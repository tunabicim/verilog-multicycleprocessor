==> flow/design.v <==
module ALU(A, B, ALU_Control, ALU_Out, CO, OVF, N, Z);
    parameter W = 8;
    input [W-1:0] A,B;   
    input [2:0] ALU_Control; 
    output [W-1:0] ALU_Out;  
    output CO;   
    output OVF;  
    output N;    
    output Z;    
	reg [W-1:0] ALU_Result;
	assign ALU_Out = ALU_Result;  
	reg [W:0]Carry_Out;  
	reg Overflow;  
	assign CO = Carry_Out[W];  
	assign OVF = Overflow;
	assign N = ALU_Result[W-1];
	assign Z = ~(|ALU_Result);
    always @(*)
    begin
        case(ALU_Control)
        3'b000: begin 
			ALU_Result = A + B ; 
			Overflow  = ((~A[W-1])&(~B[W-1])&ALU_Result[W-1])|(A[W-1]&B[W-1]&(~ALU_Result[W-1]));
			Carry_Out = {1'b0, A} + {1'b0, B};
			end 
        3'b001: begin 
			ALU_Result = A - B ;
			Overflow  = ((~A[W-1])&B[W-1]&ALU_Result[W-1])|((A[W-1])&(~B[W-1])&(~ALU_Result[W-1]));
			Carry_Out = ~({1'b0, A} + {1'b0, (-B)});
			end
        3'b010: begin  
			ALU_Result = B - A;
			Overflow  = ((~A[W-1])&B[W-1]&(~ALU_Result[W-1]))|((A[W-1])&(~B[W-1])&ALU_Result[W-1]);
			Carry_Out = ~({1'b0, (-A)} + {1'b0, B});
			end 
        3'b011: begin  
			ALU_Result = {W{1'b0}}; 
			Overflow = 1'b0;
			Carry_Out = {W+1{1'b0}};
			end 
        3'b100: begin  
			ALU_Result = A & B;
			Overflow = 1'b0;
			Carry_Out = {W+1{1'b0}};
			end
        3'b101: begin  
			ALU_Result = A | B;
			Overflow = 1'b0;
			Carry_Out = {W{1'b0}};
			end
        3'b110: begin  
            ALU_Result = A ^ B;
			Overflow = 1'b0;
			Carry_Out = {W{1'b0}};
			end
        3'b111: begin  
            ALU_Result = ~(A ^ B);
			Overflow = 1'b0;
			Carry_Out = {W{1'b0}};
			end
        default: begin ALU_Result = A + B ; 
		   	Overflow = 1'b0;
			Carry_Out = {W{1'b0}};
			end
        endcase
    end
endmodule
module Datapath(Clock, Reset, PCWrite, AdrSrc, MemWrite, IRWrite, WriteASrc, WriteDSrc, 
				ALUSrcA, ALUSrcB, RegWrite, RegSrc, ALUControl, 
				ShiftType, Op, Funct, ResultSrc, Flags);
	input Clock,Reset, PCWrite, AdrSrc, MemWrite, IRWrite, WriteASrc;
	input ALUSrcA, ALUSrcB, RegWrite, RegSrc;
	input [2:0] ALUControl;
	input [2:0] ShiftType; 
	input [1:0] ResultSrc;
	input [1:0]	WriteDSrc;
	output [1:0] Op;
	output [2:0] Funct;
	output [3:0] Flags;
	wire [7:0]  PC;
	wire [7:0]  Adr;
	wire [15:0] ReadData;
	wire [15:0] Inst;
	wire [7:0]  Data;
	wire [2:0]  WriteAddr;
	wire [7:0]  WriteData;
	wire [7:0]  Result;
	wire [7:0] RD1;
	wire [7:0] Rd1;
	wire [7:0] RD2;
	wire [7:0] Rd2;
	wire [7:0] SRD2;
	wire [7:0] SrcA;
	wire [7:0] SrcB;
	wire [7:0] ALUResult;
	wire [2:0] RA2;
	assign Op	 = Inst[15:14];
	assign Funct = Inst[13:11];
	PC #(.Addr_W(8)) ProgramCounter (.clock(Clock), .reset(Reset), .writeEnable(PCWrite), .PC_in(Result), .PC_out(PC));
	Mux2x1 #(.W(8)) AdrMux (.In0(PC), .In1(Result), .Select(AdrSrc), .Out(Adr));
	IDM #(.Addr_W(128),.Data_W(16)) InstDataMemory (.clock(Clock), .reset(Reset), .addr(Adr), .write_enable(MemWrite), 
													.write_data(Rd2), .read_data(ReadData));
	RegWithWE #(.W(16)) InstReg (.Clock(Clock), .Reset(Reset), .WriteEnable(IRWrite), .Data(ReadData), .Q(Inst));
	Mux2x1 #(.W(3)) RA2Mux (.In0(Inst[7:5]), .In1(Inst[10:8]), .Select(RegSrc), .Out(RA2));
	Mux2x1 #(.W(3)) WriteAddrMux (.In0(Inst[10:8]), .In1(3'b111), .Select(WriteASrc), .Out(WriteAddr));
	Mux4x1 #(.W(8)) WriteDataMux (.In0(Result), .In1(PC), .In2(ReadData[7:0]) , .In3(), .Select(WriteDSrc), .Out(WriteData));
	RF #(.Addr_W(8), .Data_W(8)) RegisterFile ( .clock(Clock), .reset(Reset), 
								  .write_enable(RegWrite), .write_data(WriteData), 
								  .read_addr1(Inst[4:2]), .read_addr2(RA2), 
								  .write_addr(WriteAddr), .read_data1(RD1), .read_data2(RD2));
	simpleReg #(.W(8)) RD1Reg (.Clock(Clock), .Reset(Reset), .Data(RD1), .Q(Rd1));
	simpleReg #(.W(8)) RD2Reg (.Clock(Clock), .Reset(Reset), .Data(RD2), .Q(Rd2));
	Shifter SH1 (.In(Rd2),.ShiftType(ShiftType),.Out(SRD2));
	Mux2x1 #(.W(8)) SrcAMux (.In0(Rd1), .In1(PC), .Select(ALUSrcA), .Out(SrcA));
	Mux2x1 #(.W(8)) SrcBMux (.In0(SRD2), .In1(8'h02), .Select(ALUSrcB), .Out(SrcB));
	ALU #(.W(8)) ALU1 (.A(SrcA), .B(SrcB), .ALU_Control(ALUControl), 
							.ALU_Out(ALUResult), .CO(Flags[1]), .OVF(Flags[0]), 
							.N(Flags[3]), .Z(Flags[2]));
	Mux4x1 #(.W(8)) ResultMux (.In0(ALUResult), .In1(SRD2), .In2(Inst[7:0]), .In3(), .Select(ResultSrc), .Out(Result));												
endmodule 
module IDM(clock, reset, addr, write_enable, write_data, read_data);
	parameter Addr_W = 128; 
	parameter Data_W = 16;
	input  clock, reset, write_enable;
	input  [7:0]addr;
	input  [7:0]write_data;
	output [Data_W-1:0]read_data;
	integer k;
	reg [Data_W-1:0] memory [Addr_W-1:0];
	assign read_data=memory[addr[7:1]];
	always@(posedge clock) begin 
		if (reset== 1'b1) begin 
			for (k=11; k<128; k=k+1) begin
				memory[k] = 16'b0;
			end			    
			memory[0]  = 16'b10_001_000_00000010;  
			memory[1]  = 16'b10_001_001_00000111;  
			memory[2]  = 16'b00_010_010_00100000;  
			memory[3]  = 16'b00_001_000_00001000;  
			memory[4]  = 16'b11_011_000_00001110;  
			memory[5]  = 16'b11_010_111_00000000;  
			memory[6]  = 16'b00_000_000_00000000;  
			memory[7]  = 16'b11_001_000_00001010;  
			memory[8]  = 16'b01_001_001_00000000;  
			memory[9]  = 16'b10_010_001_10000000;  
			memory[10] = 16'b10_000_011_10000000;  
		end else if (write_enable==1'b1) 
			memory[addr[7:1]] = {8'h00,write_data};
	end 
endmodule 
module Mux2x1(In0, In1, Select, Out);
	parameter W = 32;
	output reg[W-1:0] Out;
	input [W-1:0] In0, In1;
	input Select;
	always @(In0 or In1 or Select)
		Out = (Select) ? In1 : In0;
endmodule
module Mux4x1(In0, In1, In2, In3, Select, Out);
	parameter W = 8;
	output reg[W-1:0] Out;
	input [W-1:0] In0, In1, In2, In3;
	input [1:0]Select;
 always @(In0 or In1 or In2 or In3 or Select)
 case ( Select )
 2'b00: Out = In0;
 2'b01: Out = In1;
 2'b10: Out = In2;
 2'b11: Out = In3;
 default: Out = {W{1'b0}};
 endcase
 endmodule
module PC(clock, reset, writeEnable, PC_in, PC_out);
	parameter Addr_W = 8;
	input clock, reset, writeEnable;
	input [Addr_W-1:0] PC_in;
	output reg [Addr_W-1:0] PC_out;
	always @ (posedge clock) begin
		if(reset==1'b1)
			PC_out <= {Addr_W{1'b0}};
		else if (writeEnable == 1'b1)
			PC_out <= PC_in;
		else 
			PC_out <= PC_out;
	end
endmodule
module RF(clock, reset, write_enable, write_data, read_addr1, 
		   read_addr2, write_addr, read_data1, read_data2);
	parameter Addr_W = 8; 
	parameter Data_W = 8;
	input  clock, reset ,write_enable;
	input  [2:0]write_addr;
	input  [2:0]read_addr1;
	input  [2:0]read_addr2;
	input  [Data_W-1:0]write_data;
	output reg [Data_W-1:0]read_data1;
	output reg [Data_W-1:0]read_data2;
	integer k;
	reg [Data_W-1:0] register_file [Addr_W-1:0];
	always@(read_addr1,read_addr2) begin 
		read_data1 = register_file[read_addr1];
		read_data2 = register_file[read_addr2];
	end 
	always@(posedge clock) begin 
		if (reset==1'b1) begin 
			for (k=0; k<8; k=k+1) begin
				register_file[k] = 8'b0;
			end
		end else if (write_enable==1'b1) begin
			register_file[write_addr] = write_data;
		end
	end
endmodule
module RegWithWE(Clock, Reset, WriteEnable, Data, Q);
    parameter W = 8;
    input Clock, Reset, WriteEnable;
	input [W-1:0] Data; 
    output reg[W-1:0] Q;  
    always @(posedge Clock)
    begin
		if (Reset) 
			Q <= 0;
		else if (WriteEnable)
			Q <= Data;
		else 
			Q <= Q;
	end 
endmodule
module Shifter(In, ShiftType, Out);
	input  [7:0] In;
	input  [2:0] ShiftType;
	output reg[7:0] Out;
	always@(ShiftType, In) begin  
		case (ShiftType)
			3'b000:  
				Out = In; 
			3'b001:  
				Out = {In[6:0],In[7]};
			3'b010:  
				Out = {In[0],In[7:1]};
			3'b011:  
				Out = {In[6:0],1'b0};
			3'b100:  
				Out = {In[7],In[7:1]};
			3'b101:  
				Out = {1'b0,In[7:1]};
			default:  
				Out = In; 
		endcase 
	end 
endmodule   
module simpleReg(Clock, Reset, Data, Q);
    parameter W = 16;
    input Clock, Reset;
	input [W-1:0] Data; 
    output reg[W-1:0] Q;  
    always @(posedge Clock)
    begin
	if (Reset) 
		Q <= 0;
	else 
		Q <= Data;
	end 
endmodule
Step by step through the tools: Datapath

The steps from the RTL of Datapath to its reports follow in flow order.
Line numbers count from 1 in the design file above.
Library cell names are shortened.
A cell with n/a has no value.

Design top: Datapath
Clock input: Clock
Library: sky130hd
Library corner: tt_025C_1v80

Word level

Source: Yosys, flattened and elaborated, memories not mapped. Widths are those after wreduce. Registers that Yosys merges into a memory's read port (data or address) are not register bits. Print and check cells do not count.
Memory sizes are those after Yosys's memory passes, which may raise the word count (mostly to a power of two), join words into wider ones and drop unused or constant bits.

Bits of input ports: 21
Memory bits (writable): 2112
Memories: 2
Register bits: 24
Output and inout bits: 9
Cells after elaboration: 84

Memories:

| name                       | depth | bits a word | RTL line | source |
| InstDataMemory.memory      | 128   | 16          | 129      | `reg [Data_W-1:0] memory [Addr_W-1:0];` |
| RegisterFile.register_file | 8     | 8           | 199      | `reg [Data_W-1:0] register_file [Addr_W-1:0];` |

Bitwise operators: 25
$add $sub $neg: 8
Multiplexer cells: 24
Equality and inequality tests: 18
Reductions and logical operators: 5

Operators with widths:

| cell                                   | count |
| case mux 8 bit (select 8 bit)          | 1 |
| case mux 8 bit (select 4 bit)          | 2 |
| case mux 8 bit (select 5 bit)          | 1 |
| 2-to-1 mux 8 bit                       | 5 |
| case mux 9 bit (select 4 bit)          | 1 |
| 2-to-1 mux 16 bit                      | 2 |
| adder 8 x 8 -> 9 bit                   | 3 |
| == test 3 bit with constant B          | 6 |
| NOT 9 bit                              | 2 |
| subtractor 8 bit                       | 2 |
| negator 8 bit                          | 2 |
| 2-to-1 mux 7 bit                       | 2 |
| == test 3 x 2 -> 1 bit with constant B | 4 |
| 2-to-1 mux 3 bit                       | 4 |
| bitwise AND 1 bit                      | 10 |
| == test 2 bit with constant B          | 4 |
| adder 8 bit                            | 1 |
| bitwise AND 8 bit                      | 1 |
| OR 8 bit                               | 1 |
| bitwise XOR 8 bit                      | 1 |
| NOT 8 bit                              | 1 |
| OR reduction 8 bit                     | 1 |
| NOT 1 bit                              | 6 |
| == test 3 x 1 -> 1 bit with constant B | 2 |
| OR reduction 5 bit                     | 1 |
| 2-to-1 mux 1 bit                       | 5 |
| == test 2 x 1 -> 1 bit with constant B | 2 |
| zero test 2 bit                        | 2 |

Other operator kinds: 3; their cells: 5.

Longest topological paths

Longest topological path by Yosys (ltp), each cell counted once; first at word level (registers and memories cut), then after technology mapping (sequential cells cut; the memories' decode and read muxes count).

Depth after elaboration: 10
ABC_AREA: 0
Depth in mapped cells: 26

After synthesis

Yosys stat after the flow's synthesis: flattened, memories mapped to cells. It holds for the ABC_AREA given above (unset counts as 0); a run with the other value may have another netlist.

Cells by type:

| cell type | count | total area (sq um) |
| edfxtp_1  | 1088  | 3.27E+04 |
| and2_1    | 764   | 4.78E+03 |
| mux4_2    | 96    | 2.16E+03 |
| nand2_1   | 476   | 1.79E+03 |
| nor3_1    | 255   | 1.28E+03 |
| mux2i_1   | 104   | 1.04E+03 |
| nor2_1    | 263   | 987.197 |
| dfxtp_1   | 49    | 980.941 |
| a211oi_1  | 124   | 930.893 |
| clkbuf_1  | 242   | 908.371 |
| and3_1    | 141   | 882.096 |
| or2_2     | 133   | 832.048 |
| ha_1      | 50    | 625.6 |
| buf_2     | 114   | 570.547 |
| nand3_1   | 110   | 550.528 |
| a21oi_1   | 109   | 545.523 |
| a311oi_1  | 55    | 481.712 |
| nor4_1    | 70    | 437.92 |

Other cell types: 91; their cells: 719.

Mapped flip-flops: 1137
Area of sequential cells: 33652.3 sq um
Cells in the netlist: 4962
Synthesis area: 57973.1 sq um

The figures by module come from a second, unflattened synthesis with its own total; it is not the netlist above.

Cell total of the unflattened synthesis: 4211
Area total of the unflattened synthesis: 56619.3 sq um

Each row is one instance without its submodules.

By module:

| module           | sequential area (sq um) | times used | cells | area (sq um) |
| IDM              | 30949.7                 | 1          | 3484  | 48494.0 |
| RF               | 1921.8                  | 1          | 222   | 3525.9 |
| ALU (W=8)        | 0.0                     | 1          | 292   | 2157.1 |
| RegWithWE (W=16) | 320.3                   | 1          | 52    | 580.6 |
| simpleReg (W=8)  | 160.2                   | 2          | 16    | 210.2 |
| Mux2x1 (W=8)     | 0.0                     | 3          | 9     | 131.4 |
| Mux4x1 (W=8)     | 0.0                     | 2          | 10    | 196.4 |
| Shifter          | 0.0                     | 1          | 48    | 294.0 |
| PC (Addr_W=8)    | 160.2                   | 1          | 26    | 285.3 |
| Mux2x1 (W=3)     | 0.0                     | 2          | 3     | 33.8 |
| Datapath         | 0.0                     | 1          | 2     | 7.5 |

Path before layout

Source: OpenSTA report_checks on the synthesized netlist (no wires, ideal clock, input and output delay 20% of the period each), path of least setup slack; recovery checks are left aside. Register names are those of the netlist, which keeps one name where synthesis merged equal registers.

Path kind: input-to-reg
From: in ShiftType[2]
To: mem InstDataMemory.memory[56][0]
Driving pins on the path: 20
Period: 6.33 ns
Delay of the path: 4.759 ns
Data arrival time: 5.716 ns
Buffers on the path: 7
Setup slack: 0.304 ns
Setup time: 0.309 ns
Input delay: 1.266 ns
Time at the first pin: 1.266 ns
Period reached after synthesis: 6.026 ns

"delay of the path" = arrival - input delay + setup time.
"driving pins on the path" counts driving pins, that of a launching flip-flop among them; a cell with two outputs on the path counts twice.
"period reached after synthesis" is the clock period less the worst setup slack; recovery checks do not enter. This is arithmetic on one report: input and output delays are still those of the set period (20% each).
Between the ends stands the longest chain of elaborated cells between them, by number of cells; it is not shown to be the way that was timed. Of several equally long chains one is given.
A line is the first line of the expression or statement that the cell stems from. Yosys adds cells for indexed reads and writes and turns some case tables into memories.

Path through: or3b_2 > nand2_1 > a221o_1 > nand2b_1 > ha_1 > fa_1 > mux2i_1 > a211oi_1 > a31oi_2 > nand2_4 > buf_6 > buf_6 > buf_2 > buf_4 > buf_2 > buf_2 > nand4_1 > buf_2 > nor3_1 > or2_2
Length of the longest elaborated chain: 10

RTL lines, path post-synthesis:

| element                       | RTL line | source |
| from (decl)                   | 74       | `input [2:0] ShiftType;` |
| == test 3 bit                 | 234      | `case (ShiftType)` |
| case mux 8 bit (select 5 bit) | 234      |  |
| 2-to-1 mux 8 bit              | 157      | `Out = (Select) ? In1 : In0;` |
| bitwise XOR 8 bit             | 57       | `ALU_Result = ~(A ^ B);` |
| NOT 8 bit                     | 57       |  |
| case mux 8 bit (select 8 bit) | 20       | `case(ALU_Control)` |
| case mux 8 bit (select 4 bit) | 165      | `case ( Select )` |
| 2-to-1 mux 8 bit              | 157      |  |
| 2-to-1 mux 7 bit              | 147      | `end else if (write_enable==1'b1)` |
| 2-to-1 mux 7 bit              | 132      | `if (reset== 1'b1) begin` |
| to (decl)                     | 129      | `reg [Data_W-1:0] memory [Addr_W-1:0];` |

Path in the finished layout

From the final timing report of run 1: the path of least setup slack in the routed layout; clock arrival at registers is part of the times.

Path kind: input-to-reg
From: in ShiftType[0]
To: mem RegisterFile.register_file[2][4]
Period: 5.58 ns
Setup time: 0.22 ns
Data arrival time: 6.43 ns
Driving pins on the path: 28
Input delay: 1.12 ns
Buffers on the path: 9
Setup slack: -0.35 ns
Time at the first pin: 1.12 ns

Between the ends stands the longest chain of elaborated cells between them, by number of cells; it is not shown to be the way that was timed. Of several equally long chains one is given.
A memory read counts as a cell of the chain, while the word-level depth stops at memories.

Path through: buf_8 > or3_4 > nand2_2 > buf_6 > a22oi_2 > nand2_1 > or2_4 > buf_12 > clkinv_8 > ha_4 > nor2b_1 > or4_4 > a31oi_4 > o21ai_4 > and2_4 > buf_12 > buf_6 > mux2_4 > o211ai_1 > nand4_1 > buf_4 > o32ai_4 > buf_6 > a211oi_4 > buf_6 > o31ai_4 > buf_6 > nor2_4
Length of the longest elaborated chain: 12

RTL lines, path after layout:

| element                       | RTL line | source |
| from (decl)                   | 74       | `input [2:0] ShiftType;` |
| == test 3 bit                 | 234      | `case (ShiftType)` |
| case mux 8 bit (select 5 bit) | 234      |  |
| 2-to-1 mux 8 bit              | 157      | `Out = (Select) ? In1 : In0;` |
| bitwise XOR 8 bit             | 57       | `ALU_Result = ~(A ^ B);` |
| NOT 8 bit                     | 57       |  |
| case mux 8 bit (select 8 bit) | 20       | `case(ALU_Control)` |
| case mux 8 bit (select 4 bit) | 165      | `case ( Select )` |
| 2-to-1 mux 8 bit              | 157      |  |
| memory read (128 x 16 bit)    | 129      | `reg [Data_W-1:0] memory [Addr_W-1:0];` |
| case mux 8 bit (select 4 bit) | 165      |  |
| 2-to-1 mux 8 bit              | 209      | `end else if (write_enable==1'b1) begin` |
| 2-to-1 mux 8 bit              | 205      | `if (reset==1'b1) begin` |
| to (decl)                     | 199      | `reg [Data_W-1:0] register_file [Addr_W-1:0];` |

Subject: Datapath on sky130hd, stored results

Hello all,

Measured data: module Datapath, platform sky130hd, 2 stored runs of the flow under differing settings, order arbitrary. Input and output delays are each 20% of the period that was set; the output load is 0.01 pF.
By "period reached" is meant the clock period of the run minus its worst setup slack. This is arithmetic on one report: input and output delays are still those of the set period (20% each).
"time on the worst setup path" means the part of the period allowed to the worst setup path (the constraints hold back 20% at inputs and 20% at outputs) less its slack; where the path has registers, the arrival times of their clocks count too.
"total power of the final layout" rests on the timing tool's default activity at the inputs, not on a simulated workload.
Among the settings, - means not set for that run.
Among the results, - means that no value is shown for the run.

| setting or result                       | run 1        | run 2 |
| period_ns                               | 5.58         | 3.88  |
| CORE_UTILIZATION                        | 31           | 54    |
| SETUP_SLACK_MARGIN                      | 0.57         | -     |
| PLACE_DENSITY_LB_ADDON                  | 0.16         | 0.16  |
| CORE_ASPECT_RATIO                       | 0.62         | -     |
| CELL_PAD_IN_SITES_DETAIL_PLACEMENT      | 1            | 2     |
| TNS_END_PERCENT                         | 20           | 60    |
| ABC_AREA                                | 0            | 0     |
| GPL_ROUTABILITY_DRIVEN                  | 0            | -     |
| CTS_CLUSTER_SIZE                        | 60           | 35    |
| CTS_CLUSTER_DIAMETER                    | 240          | 66    |
| MIN_ROUTING_LAYER                       | met1         | -     |
| CAP_MARGIN                              | 20           | 20    |
| CORE_MARGIN                             | 2            | 8     |
| SLEW_MARGIN                             | 20           | 30    |
| CELL_PAD_IN_SITES_GLOBAL_PLACEMENT      | -            | 0     |
| GPL_TIMING_DRIVEN                       | -            | 1     |
| lowest hold slack (ns)                  | 0.507        | -     |
| worst setup slack after layout (ns)     | -0.349       | -     |
| period reached (ns)                     | 5.929        | -     |
| total negative slack (ns)               | -11.600      | -     |
| time on the worst setup path (ns)       | 4.81         | -     |
| kind of the worst setup path            | input-to-reg | -     |
| standard-cell area after layout (sq um) | 72851.1      | -     |
| area of the die (sq um)                 | 190585.0     | -     |
| cell area after synthesis (sq um)       | 57973.1      | -     |
| total power of the final layout (mW)    | 19.971       | -     |
| post-route utilization (%)              | 39.4         | -     |

Run 2: no final report: placement broke off with a tool error

Thanks
